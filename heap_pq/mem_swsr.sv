==> flow/design.v <==
package quickQ_pkg;
    typedef enum logic [2:0] {VR_DEF, VR_ENQ_COMPARE, VR_DEQ_SWAP, VR_LAST, VR_EMPTY, VR_CNT, VR_DEQ_RD} vrMode_t;
    typedef enum logic [1:0] {LO_NOP, LO_DEQ, LO_ENQ, LO_ERR} lastOp_t;    
endpackage
module mem_swsr
    #(parameter W=8, D=128, localparam DW=$clog2(D))
    (
    input logic clk,
    input logic we,
    input logic [DW-1:0] addr,
    input logic [W-1:0]  din,
    output logic [W-1:0] dout
    );
    logic [W-1:0] ram_array [D-1:0];
    logic [DW-1:0] addr_r;
    always_ff @(posedge clk) begin
        if (we) ram_array[addr] <= din;
    end
    always_ff @(posedge clk) begin
        addr_r <= addr;
    end
    assign dout = ram_array[addr_r];
endmodule
---- Step by step through the tools: mem_swsr ----
The steps from the RTL of mem_swsr to its reports follow in flow order.
Line numbers count from 1 in the design file above.
Library cell names are shortened.
The mark -- stands for no value.
inputs
  top ..................................... mem_swsr
  clock input ............................. clk
  cell library ............................ sky130hd
  timing corner ........................... tt_025C_1v80

---- Word level ----
Counts by Yosys on the flattened word-level netlist (proc, flatten, opt, wreduce; memories kept). Register bits leave out memories and registers merged into their read ports (data or address); mux counts leave out enables and synchronous resets folded into registers. Print and check cells are left out. Cells with the same type and inputs are merged into one.
Yosys's memory passes give these memory sizes; they may raise the number of words (mostly to a power of two), join words into wider ones and drop unused or constant bits.
cells by class
  reductions and logical operators ........ 0
  equal/unequal tests ..................... 0
  multiplexer cells ....................... 3
  add/subtract/negate cells ............... 0
  $mul .................................... 0
  divide/modulo/power cells ............... 0
  shift-type cells ........................ 0
  magnitude comparators ................... 0
  bitwise logic cells ..................... 0
operator list
  operator          count
  8-bit 2-to-1 mux  1
  7-bit 2-to-1 mux  1
  1-bit 2-to-1 mux  1
storage and ports
  latch bits .............................. 0
  bits of input ports ..................... 17
  RAM bits ................................ 1024
  output and inout port bits .............. 8
  word-level cells ........................ 4
  memories ................................ 1
  clocked read ports x word width ......... 8
  flip-flop bits (word level) ............. 0
  memory bits (read-only) ................. 0
memories
  name       depth  width  rd ports  wr ports  RTL line  RTL
  ram_array  128    8      1         1         14        logic [W-1:0] ram_array [D-1:0];

---- Depth ----
Yosys ltp: most cells in a row. Word level: on the elaborated netlist, between registers, memories and ports. Mapped: between sequential cells and ports; inverters and the memories' decode and read muxes count.
depth
  depth in word-level cells ............... 1
  ABC_AREA ................................ 1
  mapped depth ............................ 14
  gate-level depth less buffers ........... 11

---- Netlist ----
Yosys stat after the flow's synthesis: flattened, memories mapped to cells. It holds for the ABC_AREA given above (unset counts as 0); a run with the other value may have another netlist.
cell types
  cell      count  total area (um^2)
  edfxtp_1  1024   3.07E+04
  nand3_1   931    4.66E+03
  nand2_1   1215   4.56E+03
  buf_2     121    605.581
  nor2_1    134    502.982
  buf_4     40     300.288
  buf_6     22     247.738
  dfxtp_1   7      140.134
  clkbuf_1  34     127.622
  inv_1     21     78.826
  buf_1     14     52.55
  nor3_1    8      40.038
  inv_8     1      11.261
  inv_2     2      7.507
synthesis totals
  buffers ................................. 231
  area of sequential cells ................ 0.0308896 mm^2
  mapped flip-flops ....................... 1031
  chip area (Yosys) ....................... 0.0420841 mm^2
  cells in the netlist .................... 3574

---- Worst setup path after synthesis ----
Path of least setup slack by OpenSTA after synthesis, without wires, with an ideal clock, recovery checks aside; 20% of the period is set as input and as output delay. Where synthesis merged equal registers, the netlist keeps one of their names.
path post-synthesis
  kind .................................... flip-flop to output port
  from .................................... register (no name shown)
  to ...................................... output dout[6]
  path slack .............................. 1.538 ns
  stages on the path ...................... 15
  delay of the path ....................... 1.382 ns
  arrival time ............................ 1.382 ns
  launch time at the first pin ............ 0.000 ns
  period .................................. 3.65 ns
  synthesis period reached ................ 2.112 ns
"delay of the path" is the arrival time less input delay plus setup time.
A path that ends at an output port has no setup time.
"stages on the path" counts driving pins, that of a launching flip-flop among them; a cell with two outputs on the path counts twice.
"synthesis period reached" is the clock period less the worst setup slack; recovery checks do not enter. This is arithmetic on one report: input and output delays are still those of the set period (20% each).
on the way, post-synthesis
  cell sequence ........................... dfxtp_1 -> buf_6 -> inv_8 -> buf_6 -> buf_4 -> nand2_1 -> nand3_1 -> nand3_1 -> nand3_1 -> nand2_1 -> nand2_1 -> nand3_1 -> nand2_1 -> nand2_1 -> nand2_1
ends and longest elaborated chain, post-synthesis
  item           RTL line  RTL
  end, declared  12        output logic [W-1:0] dout
No chain of elaborated cells between the ends is given.

---- Path in the finished layout ----
Path of least setup slack in the final report of record 1 (OpenROAD, finished layout, wires in). Where an end is a register, its clock arrival counts in the times.
path after layout
  kind .................................... flip-flop to output port
  from .................................... register (no name shown)
  to ...................................... output dout[1]
  period .................................. 2.95 ns
  stages on the path ...................... 16
  launch time at the first pin ............ 0.68 ns
  path slack .............................. -0.47 ns
  arrival time ............................ 2.83 ns
on the way, after layout
  cell sequence ........................... dfxtp_4 -> buf_12 -> clkinv_16 -> buf_12 -> buf_16 -> nand2_1 -> nand3_1 -> nand3_2 -> nand3_1 -> nand2_2 -> nand2_1 -> nand3_2 -> nand2_2 -> nand2_2 -> nand2_2 -> buf_6
ends and longest elaborated chain, after layout
  item           RTL line  RTL
  end, declared  12        output logic [W-1:0] dout
No chain of elaborated cells between the ends is given.

Below are 2 stored runs of the flow (Yosys, OpenROAD; platform sky130hd) on mem_swsr, each with its settings and what was measured, unordered. Constraints: input delay and output delay 20% of the set period each, output load 0.01 pF.
By "achieved period" is meant the clock period of the run minus its worst setup slack. This is arithmetic on one report: input and output delays are still those of the set period (20% each).

---- record 1 ----
settings
  period_ns = 2.95
  CORE_UTILIZATION = 48
  SETUP_SLACK_MARGIN = 0.42
  PLACE_DENSITY_LB_ADDON = 0.12
  CORE_ASPECT_RATIO = 0.87
  CELL_PAD_IN_SITES_DETAIL_PLACEMENT = 0
  ABC_AREA = 1
  GPL_ROUTABILITY_DRIVEN = 1
  CTS_CLUSTER_DIAMETER = 370
  SLEW_MARGIN = 35
  CAP_MARGIN = 20
  CORE_MARGIN = 2
results
  achieved period ......................... 3.417 ns
  utilization in the final report ......... 58.8%
  synthesized cell area ................... 0.0420841 mm^2
  worst hold slack in the final report .... 0.372 ns
  worst setup slack after layout .......... -0.467 ns
  area of the die ......................... 0.0900655 mm^2

---- record 2 ----
settings
  period_ns = 4.14
  CORE_UTILIZATION = 42
  CAP_MARGIN = 20
  CORE_MARGIN = 2
  SLEW_MARGIN = 20
results
  synthesized cell area ................... 0.0396455 mm^2
  area of the die ......................... 0.0968672 mm^2
  worst hold slack in the final report .... 0.699 ns
  worst setup slack after layout .......... -0.374 ns
  utilization in the final report ......... 50.1%
  achieved period ......................... 4.514 ns
