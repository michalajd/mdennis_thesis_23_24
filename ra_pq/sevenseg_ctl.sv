==> flow/design.v <==
package quickQ_pkg;
    typedef enum logic [2:0] {VR_DEF, VR_ENQ_COMPARE, VR_DEQ_SWAP, VR_LAST, VR_EMPTY, VR_CNT, VR_DEQ_RD} vrMode_t;
    typedef enum logic [1:0] {LO_NOP, LO_DEQ, LO_ENQ, LO_ERR} lastOp_t;    
endpackage
`timescale 1ns / 1ps
module  counter #(parameter W=4) (
    input logic clk, rst, enb,
    output logic [W-1:0] q
    );
    always_ff @(posedge clk)
        if (rst)      q <= '0;
        else if (enb) q <= q + 1;
endmodule: counter
`timescale 1ns / 1ps
module dec_3_8_n(
    input logic [2:0] a,
    output logic [7:0] y_n
    );
    logic [7:0] y;
    always_comb begin
        case (a)
            3'd0: y = 8'b00000001;
            3'd1: y = 8'b00000010;
            3'd2: y = 8'b00000100;
            3'd3: y = 8'b00001000;
            3'd4: y = 8'b00010000;
            3'd5: y = 8'b00100000;
            3'd6: y = 8'b01000000;
            3'd7: y = 8'b10000000;
            default: y = 4'b00000000;
        endcase
        y_n = ~y;
    end
endmodule: dec_3_8_n
`timescale 1ns / 1ps
module mux8 #(parameter W=1)
	         (input logic [W-1:0] d0, d1, d2, d3, d4, d5, d6, d7,
	          input logic [2:0] sel,
	          output logic [W-1:0] y);
   always_comb
     case (sel)
       3'd0 : y = d0;
       3'd1 : y = d1;
       3'd2 : y = d2;
       3'd3 : y = d3;
       3'd4 : y = d4;
       3'd5 : y = d5;
       3'd6 : y = d6;
       3'd7 : y = d7;
       default : y = '0;
      endcase  
endmodule: mux8
module period_enb(input logic clk, rst, clr, output logic enb_out);
    parameter PERIOD_MS = 1;    
    parameter PERIOD_US = PERIOD_MS * 1000;
    parameter PERIOD_NS = PERIOD_US * 1000;
    parameter CLKFREQ_MHZ = 100;   
    localparam CLKPD_NS = 1000 / CLKFREQ_MHZ;
    localparam PERIOD_COUNT_LIMIT = PERIOD_NS / CLKPD_NS;
    localparam PERIOD_COUNT_BITS = $clog2(PERIOD_COUNT_LIMIT);
    logic [PERIOD_COUNT_BITS-1:0] q;
    assign enb_out = (q == PERIOD_COUNT_LIMIT - 1);
    always_ff @(posedge clk)
        if (rst || clr || enb_out) q <= 0;
        else                       q <=  q + 1;
endmodule: period_enb
module sevenseg_ctl(
    input logic clk, rst,
    input logic [6:0] d7, d6, d5, d4, d3, d2, d1, d0,
    output logic [6:0] segs_n,
    output logic dp_n,
    output logic [7:0] an_n
    );
    logic enb, clr;
    logic [2:0] digit;   
    logic [6:0] muxd;
    assign clr = 1'b0;
    period_enb #(.PERIOD_MS(1)) U_ENB(.clk, .rst, .clr, .enb_out(enb));
    counter #(.W(3)) U_CT (.clk, .rst, .enb, .q(digit));
    dec_3_8_n U_DEC (.a(digit), .y_n(an_n));
    mux8 #(.W(7)) U_MUX8 (.sel(digit), .d0, .d1, .d2, .d3, .d4, .d5, .d6, .d7, .y(muxd));
    sevenseg_ext_n U_SSEG (.d(muxd), .segs_n, .dp_n);
endmodule
module sevenseg_ext_n(
		 input logic [6:0]  d,
		 output logic [6:0] segs_n,   
		 output logic dp_n
		 );
   logic blank, dp, dash;
   assign blank = d[6];
   assign dp = d[5];
   assign dash = d[4];
   assign dp_n = !(!blank && dp);
   always_comb begin
	   if (blank) segs_n = 7'b1111111;
	   else if (dash) segs_n = 7'b0111111;
	   else begin
		   case (d[3:0])      
			   4'd0: segs_n = 7'b1000000;
			   4'd1: segs_n = 7'b1111001;
			   4'd2: segs_n = 7'b0100100;
			   4'd3: segs_n = 7'b0110000;
			   4'd4: segs_n = 7'b0011001;
			   4'd5: segs_n = 7'b0010010;
			   4'd6: segs_n = 7'b0000010;
			   4'd7: segs_n = 7'b1111000;
			   4'd8: segs_n = 7'b0000000;
			   4'd9: segs_n = 7'b0010000;
			   4'd10: segs_n = 7'b0001000;   
			   4'd11: segs_n = 7'b0001100;   
			   4'd12: segs_n = 7'b1000110;   
			   4'd15: segs_n = 7'b0001110;   
			   default: segs_n = 7'b1111111;
		   endcase
	   end
   end
endmodule: sevenseg_ext_n
### Tool chain data of sevenseg_ctl

Tool output for the design above, in the order of the flow.
Lines are those of the file above, counted from 1.
Operators: Yosys type, input widths -> output width; for muxes data width and select width s.
Library cell names are shortened.
The mark -- stands for no value.

| set-up | value |
|---|---|
| top module | sevenseg_ctl |
| clock port | clk |
| cell library | sky130hd |
| corner | tt_025C_1v80 |

### Word level

Counts by Yosys on the flattened word-level netlist (proc, flatten, opt, wreduce; memories kept). Print and check cells are left out. Cells with the same type and inputs are merged into one.
Memory sizes are those after Yosys's memory passes, which may raise the word count (mostly to a power of two), join words into wider ones and drop unused or constant bits.

| operators by class | value |
|---|---|
| muxes and demuxes | 5 |
| reduce/logical cells | 5 |
| eq/ne operators | 8 |
| add/sub/neg operators | 2 |
| bitwise operators | 1 |

Operator list:

| kind | count |
|---|---|
| $pmux 7 s8 | 1 |
| $add 17x1->17 const B | 1 |
| $eq 17x17->1 const B | 1 |
| $mux 7 | 2 |
| $eq 3x3->1 const B | 4 |
| $not 8->8 | 1 |
| $eq 3x2->1 const B | 2 |
| $mux 3 | 2 |
| $add 3x1->3 const B | 1 |
| $eq 3x1->1 const B | 1 |
| $logic_not 3->1 | 1 |
| $logic_not 1->1 | 2 |
| $logic_and 1x1->1 | 1 |
| $logic_or 1x1->1 | 1 |

| word-level totals | value |
|---|---|
| bits of input ports | 58 |
| output and inout port bits | 16 |
| word-level cells | 25 |
| memory bits (read-only) | 176 |
| register bits | 20 |
| word width x clocked read ports | 8 |
| memories kept | 2 |

Memory list:

| name | words | width | read ports | write ports | line | RTL |
|---|---|---|---|---|---|---|
| (no name shown) | 16 | 7 | 1 | 0 | 98 | `case (d[3:0])` |
| (no name shown) | 8 | 8 | 1 | 0 | 21 | `case (a)` |

### Depth

Yosys ltp: most cells in a row. Word level: on the elaborated netlist, between registers, memories and ports. Mapped: between sequential cells and ports; inverters and the memories' decode and read muxes count.

| logic depth | value |
|---|---|
| depth after elaboration | 5 |
| ABC_AREA | 0 |
| gate-level depth with buffers | 15 |
| mapped depth without buffers | 10 |

### After synthesis

Source: synth_stat.txt of the flow (Yosys; design flattened, memories mapped). It holds for the ABC_AREA given above (unset counts as 0); a run with the other value may have another netlist.

Cell types:

| type | count | total area (sq um) |
|---|---|---|
| dfxtp_1 | 28 | 560.538 |
| ha_1 | 13 | 162.656 |
| nor2_1 | 25 | 93.84 |
| mux2_2 | 8 | 90.086 |
| a31oi_4 | 4 | 85.082 |
| inv_1 | 19 | 71.318 |
| a22o_1 | 8 | 70.067 |
| mux2i_1 | 7 | 70.067 |
| xor2_1 | 8 | 70.067 |
| a221oi_1 | 7 | 61.309 |
| xnor2_1 | 6 | 52.55 |
| a21oi_1 | 10 | 50.048 |
| nand3_1 | 10 | 50.048 |
| nor3_1 | 9 | 45.043 |
| nand2_1 | 10 | 37.536 |
| buf_6 | 3 | 33.782 |
| a22oi_1 | 4 | 30.029 |
| and4_1 | 3 | 26.275 |

Not listed: further types 29, cells in them 56.

| mapped netlist | value |
|---|---|
| cell area after synthesis | 0.0020432 sq mm |
| standard cells after synthesis | 238 |
| flip-flop cells | 28 |
| sequential area | 0.0005605 sq mm |
| buffer cells | 14 |

The figures by module come from a second, unflattened synthesis with its own total; it is not the netlist above.

| unflattened totals | value |
|---|---|
| cell total of the unflattened synthesis | 209 |
| area (unflattened synthesis) | 0.0017842 sq mm |

Each row is one instance without its submodules.

Modules:

| module | instances | area (sq mm) | cells | seq. area (sq mm) |
|---|---|---|---|---|
| period_enb (PERIOD_MS=1) | 1 | 0.0008008 | 89 | 0.0003403 |
| mux8 (W=7) | 1 | 0.0005192 | 63 | 0 |
| sevenseg_ext_n | 1 | 0.000279 | 37 | 0 |
| counter (W=3) | 1 | 0.0001214 | 11 | 0.0000601 |
| dec_3_8_n | 1 | 0.0000601 | 8 | 0 |
| sevenseg_ctl | 1 | 0.0000038 | 1 | 0 |

### Path before layout

OpenSTA on the mapped netlist: ideal clock, no wires. The path of least setup slack (recovery checks aside). Input and output delay are each 20% of the period. Register names are those of the netlist, which keeps one name where synthesis merged equal registers.

| path post-synthesis | value |
|---|---|
| kind | flip-flop to output port |
| start point | register U_CT.q[2] |
| end point | output segs_n[4] |
| data required time | 5.392 ns |
| path buffers | 5 |
| external output delay | 1.348 ns |
| clock period | 6.74 ns |
| stages on the path | 15 |
| delay of the path | 3.297 ns |
| setup slack | 2.095 ns |
| arrival | 3.297 ns |
| launch time at the first pin | 0.000 ns |
| synthesis period reached | 4.645 ns |

"delay of the path" = arrival - input delay + setup time.
A path that ends at an output port has no setup time.
"stages on the path": output pins that drive a net of the path, with the launching flip-flop's if there is one; two outputs of one cell count as two.
"synthesis period reached" is the clock period less the worst setup slack; recovery checks do not enter. This is arithmetic on one report: input and output delays are still those of the set period (20% each).
Between the ends stands the longest chain of elaborated cells between them, by number of cells; it is not shown to be the way that was timed. Of several equally long chains one is given.
Each line given opens the expression or statement behind the cell; cells for indexed reads and writes are added by Yosys, which also makes memories of some case tables.
The chain passes a memory read, where the word-level depth is cut; so it can be longer than that depth.

| between the ends, post-synthesis | value |
|---|---|
| cell sequence | dfxtp_1 > buf_2 > buf_1 > inv_1 > ha_1 > buf_6 > or4_4 > buf_6 > or2_0 > buf_6 > a31oi_4 > inv_1 > ha_1 > nand2b_1 > a32oi_1 |
| cells in the longest elaborated chain | 5 |
| elaborated cells between the ends (all ways) | 12 |
| source lines of those cells | 4 |
| classes of those cells | 7 x eq/ne; 3 x mux; 1 x reduce/logical; 1 x memory |

Ends and longest elaborated chain, post-synthesis:

| element | line | RTL |
|---|---|---|
| start, declared | 8 | `output logic [W-1:0] q` |
| start, assigned | 11 | `if (rst)      q <= '0;` |
| start, assigned | 12 | `else if (enb) q <= q + 1;` |
| $eq 3x3->1 | 41 | `case (sel)` |
| $pmux 7 s8 | 41 |  |
| $mem_v2 16x7 | 98 | `case (d[3:0])` |
| $mux 7 | 96 | `else if (dash) segs_n = 7'b0111111;` |
| $mux 7 | 95 | `if (blank) segs_n = 7'b1111111;` |
| end, declared | 70 | `output logic [6:0] segs_n,` |

### Path in the finished layout

Path of least setup slack in the final report of stored run 1 (OpenROAD, finished layout, wires in). Where an end is a register, its clock arrival counts in the times.

| path after layout | value |
|---|---|
| kind | flip-flop to output port |
| start point | register U_CT.q[1] |
| end point | output segs_n[0] |
| arrival | 3.75 ns |
| stages on the path | 11 |
| data required time | 3.90 ns |
| setup slack | 0.15 ns |
| launch time at the first pin | 0.27 ns |
| external output delay | 0.98 ns |
| clock period | 4.88 ns |
| path buffers | 1 |

Between the ends stands the longest chain of elaborated cells between them, by number of cells; it is not shown to be the way that was timed. Of several equally long chains one is given.
The chain passes a memory read, where the word-level depth is cut; so it can be longer than that depth.

| between the ends, after layout | value |
|---|---|
| cell sequence | dfxtp_1 > ha_1 > ha_2 > or4_4 > or2_4 > a31oi_4 > inv_1 > ha_1 > nand2b_1 > o221ai_1 > clkdlybuf4s50_1 |
| cells in the longest elaborated chain | 5 |
| elaborated cells between the ends (all ways) | 12 |
| source lines of those cells | 4 |
| classes of those cells | 7 x eq/ne; 3 x mux; 1 x reduce/logical; 1 x memory |

Ends and longest elaborated chain, after layout:

| element | line | RTL |
|---|---|---|
| start, declared | 8 | `output logic [W-1:0] q` |
| start, assigned | 11 | `if (rst)      q <= '0;` |
| start, assigned | 12 | `else if (enb) q <= q + 1;` |
| $eq 3x3->1 | 41 | `case (sel)` |
| $pmux 7 s8 | 41 |  |
| $mem_v2 16x7 | 98 | `case (d[3:0])` |
| $mux 7 | 96 | `else if (dash) segs_n = 7'b0111111;` |
| $mux 7 | 95 | `if (blank) segs_n = 7'b1111111;` |
| end, declared | 70 | `output logic [6:0] segs_n,` |

Hand-over note for sevenseg_ctl

Top module sevenseg_ctl; platform sky130hd; tools Yosys and OpenROAD; 2 stored runs in no particular order. Input and output delays are each 20% of the period that was set; the output load is 0.01 pF.
"period achieved" means the clock period less the worst setup slack. The figure is calculated, with input and output delays left at 20% of the set period.
By "worst path time" is meant the share of the clock period that the worst setup path is allowed (20% is reserved at inputs, 20% at outputs), minus its slack. Clock arrival times at its registers enter into it.
By "total design power" is meant OpenSTA's value without simulated activity: inputs other than the clock are taken to toggle once in ten clock periods, and the tool carries that through the logic.

#### Stored run 1

| setting | value |
|---|---|
| period_ns | `4.88` |
| CORE_UTILIZATION | `65` |
| PLACE_DENSITY_LB_ADDON | `0.12` |
| HOLD_SLACK_MARGIN | `0.26` |
| CORE_ASPECT_RATIO | `1.76` |
| GPL_ROUTABILITY_DRIVEN | `1` |
| MAX_ROUTING_LAYER | `met4` |
| CAP_MARGIN | `20` |
| CORE_MARGIN | `2` |
| SLEW_MARGIN | `20` |

| result | value |
|---|---|
| period achieved | 4.725 ns |
| post-route setup TNS | 0.000 ns |
| post-route worst hold slack | 0.490 ns |
| total design power | 0.5159 mW |
| total die area | 0.0036259 sq mm |
| utilization after layout | 93.0% |
| standard-cell area after layout | 0.0028602 sq mm |
| worst setup slack after layout | 0.155 ns |
| worst path time | 3.75 ns |
| kind of the worst setup path | flip-flop to output port |
| synthesis area | 0.0020432 sq mm |

#### Stored run 2

| setting | value |
|---|---|
| period_ns | `3.27` |
| CORE_UTILIZATION | `15` |
| SETUP_SLACK_MARGIN | `-0.31` |
| PLACE_DENSITY | `0.93` |
| CORE_ASPECT_RATIO | `0.51` |
| CELL_PAD_IN_SITES_DETAIL_PLACEMENT | `0` |
| TNS_END_PERCENT | `45` |
| GPL_ROUTABILITY_DRIVEN | `0` |
| CTS_CLUSTER_SIZE | `47` |
| CAP_MARGIN | `40` |
| SLEW_MARGIN | `10` |
| CORE_MARGIN | `2` |

| result | value |
|---|---|
| utilization after layout | 25.0% |
| standard-cell area after layout | 0.0033194 sq mm |
| total design power | 0.8100 mW |
| period achieved | 3.629 ns |
| worst path time | 2.98 ns |
| kind of the worst setup path | flip-flop to output port |
| worst setup slack after layout | -0.359 ns |
| post-route worst hold slack | 0.467 ns |
| total die area | 0.0146246 sq mm |
| synthesis area | 0.0020432 sq mm |
| post-route setup TNS | -1.784 ns |

End of note.
