==> flow/design.v <==
package quickQ_pkg;
    typedef enum logic [2:0] {VR_DEF, VR_ENQ_COMPARE, VR_DEQ_SWAP, VR_LAST, VR_EMPTY, VR_CNT, VR_DEQ_RD} vrMode_t;
    typedef enum logic [1:0] {LO_NOP, LO_DEQ, LO_ENQ, LO_ERR} lastOp_t;    
endpackage
`timescale 1ns / 1ps
module mem2p_sw_sr
    #(parameter W=8, D=128, localparam DW=$clog2(D))
    (
    input logic clk,
    input logic we1,
    input logic [DW-1:0] addr1,  
    input logic [W-1:0]  din1,
    input logic [DW-1:0] addr2,  
    output logic [W-1:0] dout2
    );
    logic [W-1:0] ram_array [D-1:0];
    logic [DW-1:0] addr2_r;
    always_ff @(posedge clk) begin
        if (we1) ram_array[addr1] <= din1;
    end
    always_ff @(posedge clk) begin
        addr2_r <= addr2;
    end
    assign dout2 = ram_array[addr2_r];
endmodule
Reports on mem2p_sw_sr --
Tool output for the design above, in the order of the flow. Line numbers count from 1 in the design file above. Operators carry their Yosys type and port widths (W data, S select, Z words). Cell names lack the library's common part. A cell with -- has no value.
Design: top module mem2p_sw_sr, clock clk, standard-cell library sky130hd, timing corner tt_025C_1v80

After elaboration --
Yosys after proc, flatten, opt, wreduce and memory -nomap, before mapping. Enables and synchronous resets that opt folds into registers are not counted as muxes. Memory bits, and registers merged into a memory's read port (data or address), are not among the register bits. Print and check cells are not counted. Equal cells are merged and count once. Yosys's memory passes give these memory sizes; they may raise the number of words (mostly to a power of two), join words into wider ones and drop unused or constant bits.
Storage and ports: register bits 0, latch bits 0, memory bits (writable) 1024, bits in read-only memories 0, word width x clocked read ports 8, memories kept 1, input port bits 24, output and inout port bits 8, cells after elaboration 4
Memory list:
- ram_array | depth 128, width 8, rd ports 1, write ports 1, line 16 | logic [W-1:0] ram_array [D-1:0];
Operators by class: add/sub/neg operators 0, $mul 0, div/mod/pow operators 0, magnitude comparators 0, eq/ne operators 0, shifts and indexed selects 0, multiplexer cells 3, bitwise operators 0, reduce/logical cells 0
Operator list (count):
- $mux W8 | 1
- $mux W7 | 1
- $mux W1 | 1

Depth --
Yosys ltp: most cells in a row. Word level: on the elaborated netlist, between registers, memories and ports. Mapped: between sequential cells and ports; inverters and the memories' decode and read muxes count.
Depth: depth after elaboration 1, ABC_AREA 0, mapped depth 7, gate-level depth less buffers 4

Netlist --
The flow's flattened synthesis, as Yosys stat reports it; memories are mapped. The netlist is that of the ABC_AREA named above (0 if unset); the other value can give another one.
Synthesis totals: cells in the netlist 1634, chip area (Yosys) 39645.5 sq um, sequential part of the area 30889.6 sq um, flip-flops 1031, buffers 89
Cell types:
- edfxtp_1 | count 1024, total area 3.07E+04 sq um
- mux4_2 | count 336, total area 7.57E+03 sq um
- nor2_1 | count 122, total area 457.939 sq um
- clkbuf_1 | count 44, total area 165.158 sq um
- dfxtp_1 | count 7, total area 140.134 sq um
- mux2_2 | count 8, total area 90.086 sq um
- buf_4 | count 11, total area 82.579 sq um
- buf_2 | count 15, total area 75.072 sq um
- buf_1 | count 18, total area 67.565 sq um
- nand3_1 | count 12, total area 60.058 sq um
- nand2_1 | count 14, total area 52.55 sq um
- nor3_1 | count 9, total area 45.043 sq um
- nor2b_1 | count 7, total area 43.792 sq um
- nand4_1 | count 3, total area 18.768 sq um
- nand2b_1 | count 2, total area 12.512 sq um
- buf_6 | count 1, total area 11.261 sq um
- or3_1 | count 1, total area 6.256 sq um

Worst setup path after synthesis --
Path of least setup slack by OpenSTA after synthesis, without wires, with an ideal clock, recovery checks aside; 20% of the period is set as input and as output delay. Where synthesis merged equal registers, the netlist keeps one of their names.
Timing path post-synthesis: path type register to output, start reg (no name shown), end out dout2[0], clock period 4.02 ns, output delay 0.804 ns, launch time at the first pin 0.000 ns, arrival time 2.715 ns, data required time 3.216 ns, slack 0.501 ns, delay of the path 2.715 ns, stages on the path 7, buffers on the path 2, synthesis period reached 3.519 ns
"delay of the path" = arrival - input delay + setup time. A path that ends at an output port has no setup time. "stages on the path" counts driving pins, that of a launching flip-flop among them; a cell with two outputs on the path counts twice. "synthesis period reached" is the clock period less the worst setup slack; recovery checks do not enter. This is arithmetic on one report: input and output delays are still those of the set period (20% each).
Between the ends, post-synthesis: cell sequence dfxtp_1 -> clkbuf_1 -> buf_1 -> mux4_2 -> mux4_2 -> mux4_2 -> mux2_2
RTL lines, path post-synthesis:
- to (decl) | line 14 | output logic [W-1:0] dout2
Chain of elaborated cells between the ends: none given.

Worst path after layout --
From the final timing report of entry A: the path of least setup slack in the routed layout; clock arrival at registers is part of the times.
Timing path after layout: path type register to output, start reg (no name shown), end out dout2[1], clock period 4.28 ns, output delay 0.86 ns, launch time at the first pin 0.68 ns, arrival time 3.73 ns, data required time 3.42 ns, slack -0.31 ns, stages on the path 10, buffers on the path 5
Between the ends, after layout: cell sequence dfxtp_4 -> buf_12 -> buf_16 -> buf_4 -> buf_12 -> mux4_2 -> mux4_2 -> mux4_2 -> mux2_2 -> buf_6
RTL lines, path after layout:
- to (decl) | line 14 | output logic [W-1:0] dout2
Chain of elaborated cells between the ends: none given.

==> runs of mem2p_sw_sr <==
Module mem2p_sw_sr, platform sky130hd: 2 stored runs of the flow (Yosys, OpenROAD) with differing settings, in no particular order. Input and output delays are each 20% of the period that was set; the output load is 0.01 pF.
"time of the worst setup path" is the time allowed to the run's worst setup path (the clock period less input and output delay, where it has them) less its slack. Clock arrival times count: a late capture clock shortens it, a late launch clock lengthens it.
By "total power of the final layout" is meant OpenSTA's value without simulated activity: inputs other than the clock are taken to toggle once in ten clock periods, and the tool carries that through the logic.

* Entry A | settings: period_ns 4.28; CORE_UTILIZATION 16; CAP_MARGIN 20; CORE_MARGIN 2; SLEW_MARGIN 20 | results: synthesized cell area 39645.5 sq um; die footprint 251783.0 sq um; utilization after layout 19.9%; worst setup slack after layout -0.309 ns; total negative slack -2.235 ns; total power of the final layout 21071 uW; time of the worst setup path 3.73 ns; worst setup path kind register to output
* Entry B | settings: period_ns 4.78; CORE_UTILIZATION 55; SETUP_SLACK_MARGIN 0.26; PLACE_DENSITY 0.79; MAX_ROUTING_LAYER met5; CAP_MARGIN 20; CORE_MARGIN 2; SLEW_MARGIN 20 | results: synthesized cell area 39645.5 sq um; die footprint 74245.4 sq um; utilization after layout 64.7%; worst setup slack after layout 0.125 ns; total negative slack 0.000 ns; total power of the final layout 19354 uW; time of the worst setup path 3.70 ns; worst setup path kind register to output
